==> flow/design.v <==
module count1k (
    input clk,
    input reset,
    output reg [9:0] q);
    always @ (posedge clk)
        begin
            if (reset) q <= 10'd0;
            else begin
                if ( q == 10'd 999) q <= 10'd0;
                else q <= q + 10'd1;
            end
        end
endmodule
== Step by step through the tools: count1k ==
The steps from the RTL of count1k to its reports follow in flow order.
Line numbers count from 1 in the design file above.
A cell with n/a has no value.

* Top: count1k
* Clock: clk
* Cell library: sky130hd
* Timing corner: tt_025C_1v80

== Word level ==
Yosys after proc, flatten, opt, wreduce and memory -nomap, before mapping. Enables and synchronous resets that opt folds into registers are not counted as muxes. Memory bits, and registers merged into a memory's read port (data or address), are not among the register bits. Print and check cells are not counted. Equal cells are merged and count once.

* Reduce/logical cells: 1
* $add $sub $neg: 1
* Eq/ne operators: 1

{| class="wikitable"
|+ Operators with widths
! kind !! number
|-
| adder 10 x 1 -> 10 bit with constant B || 1
|-
| equality test 10 bit with constant B || 1
|-
| OR reduction 2 bit || 1
|}

* Bits in registers: 10
* Bits of input ports: 2
* Output and inout bits: 10
* Elaborated cells: 4

== Longest topological paths ==
Longest topological path by Yosys (ltp), each cell counted once; first at word level (registers and memories cut), then after technology mapping (sequential cells cut; the memories' decode and read muxes count).

* Depth in word-level cells: 2
* ABC_AREA: 0
* Depth in mapped cells: 4
* Mapped depth without buffers: 4

== Mapped cells and area ==
Source: synth_stat.txt of the flow (Yosys; design flattened, memories mapped). It holds for the ABC_AREA given above (unset counts as 0); a run with the other value may have another netlist.
The area totals of this step are shown rounded.

{| class="wikitable"
|+ Cell types
! cell type !! number !! total area (µm²)
|-
| sky130_fd_sc_hd__dfxtp_1 || 10 || 200.192
|-
| sky130_fd_sc_hd__nand4bb_1 || 2 || 22.522
|-
| sky130_fd_sc_hd__nor2_1 || 6 || 22.522
|-
| sky130_fd_sc_hd__inv_1 || 5 || 18.768
|-
| sky130_fd_sc_hd__or3_1 || 3 || 18.768
|-
| sky130_fd_sc_hd__xor2_1 || 2 || 17.517
|-
| sky130_fd_sc_hd__o211ai_1 || 2 || 15.014
|-
| sky130_fd_sc_hd__o31ai_1 || 2 || 15.014
|-
| sky130_fd_sc_hd__a31oi_1 || 2 || 12.512
|-
| sky130_fd_sc_hd__ha_1 || 1 || 12.512
|-
| sky130_fd_sc_hd__nand4_1 || 2 || 12.512
|-
| sky130_fd_sc_hd__nand2_1 || 3 || 11.261
|-
| sky130_fd_sc_hd__a21oi_1 || 2 || 10.01
|-
| sky130_fd_sc_hd__nand3_1 || 2 || 10.01
|-
| sky130_fd_sc_hd__nand3_2 || 1 || 10.01
|-
| sky130_fd_sc_hd__o21ai_0 || 2 || 10.01
|-
| sky130_fd_sc_hd__o32a_1 || 1 || 10.01
|-
| sky130_fd_sc_hd__xnor2_1 || 1 || 8.758
|}

Not listed: further types 4, cells in them 4.

* Area of sequential cells: 200 µm²
* Flip-flops: 10
* Standard cells after synthesis: 53
* Buffer cells: 0
* Chip area (Yosys): 460 µm²

== Path before layout ==
Path of least setup slack by OpenSTA after synthesis, without wires, with an ideal clock, recovery checks aside; 20% of the period is set as input and as output delay. Where synthesis merged equal registers, the netlist keeps one of their names.

* Kind: register -> register
* Start point: register q[0]
* End point: register q[3]
* Delay of the path: 1.492 ns
* Stages on the path: 5
* Period: 2.03 ns
* Setup time: 0.136 ns
* Setup slack: 0.538 ns
* Data required time: 1.894 ns
* Arrival: 1.356 ns
* Time at the first pin: 0.000 ns
* Buffers on the path: 0
* Synthesis period reached: 1.492 ns

"delay of the path" = arrival - input delay + setup time.
"stages on the path": output pins that drive a net of the path, with the launching flip-flop's if there is one; two outputs of one cell count as two.
"synthesis period reached" = period - worst setup slack (recovery checks aside). The figure is calculated, with input and output delays left at 20% of the set period.
Between the ends stands the longest chain of elaborated cells between them, by number of cells; it is not shown to be the way that was timed. Of several equally long chains one is given.
A line is the first line of the expression or statement that the cell stems from. Yosys adds cells for indexed reads and writes and turns some case tables into memories.
A register here has more assigning lines than the two given.

* Cells stage by stage: sky130_fd_sc_hd__dfxtp_1 > sky130_fd_sc_hd__ha_1 > sky130_fd_sc_hd__nand4bb_1 > sky130_fd_sc_hd__o31ai_1 > sky130_fd_sc_hd__nor2_1
* Length of the longest elaborated chain: 2
* Elaborated cells between the ends (all ways): 3
* RTL lines with such cells: 2
* Those cells by class: 1 x add/sub; 1 x eq/ne; 1 x reduce/logical

{| class="wikitable"
|+ RTL lines, path after synthesis
! what !! line !! RTL
|-
| start, declared || 4 || <nowiki>output reg [9:0] q);</nowiki>
|-
| start, assigned || 7 || <nowiki>if (reset) q <= 10'd0;</nowiki>
|-
| start, assigned || 10 || <nowiki>else q <= q + 10'd1;</nowiki>
|-
| equality test 10 bit || 9 || <nowiki>if ( q == 10'd 999) q <= 10'd0;</nowiki>
|-
| OR reduction 2 bit || n/a ||
|-
| end, assigned || 9 ||
|-
| end, assigned || 10 ||
|-
| end, declared || 4 ||
|}

Ticket comment

Module count1k, platform sky130hd: 2 stored runs of the flow (Yosys, OpenROAD) with differing settings, in no particular order. Input and output delays are each 20% of the period that was set; the output load is 0.01 pF.

=== Run 1 ===
{| class="wikitable"
! Setting !! Value
|-
| period_ns || 1.48
|-
| CORE_UTILIZATION || 38
|-
| SETUP_SLACK_MARGIN || 0.1
|-
| PLACE_DENSITY || 0.42
|-
| CORE_ASPECT_RATIO || 0.53
|-
| CORE_MARGIN || 8
|-
| CELL_PAD_IN_SITES_DETAIL_PLACEMENT || 2
|-
| ABC_AREA || 0
|-
| GPL_TIMING_DRIVEN || 0
|-
| CTS_CLUSTER_DIAMETER || 272
|-
| MAX_ROUTING_LAYER || met5
|-
| CAP_MARGIN || 20
|-
| SLEW_MARGIN || 20
|}
Stopped before the end: floorplanning reported PDN-0185.

=== Run 2 ===
{| class="wikitable"
! Setting !! Value
|-
| period_ns || 2.92
|-
| CORE_UTILIZATION || 70
|-
| SETUP_SLACK_MARGIN || 0.56
|-
| CORE_ASPECT_RATIO || 0.63
|-
| CAP_MARGIN || 20
|-
| CORE_MARGIN || 2
|-
| SLEW_MARGIN || 20
|}
Stopped before the end: floorplanning reported PDN-0185.
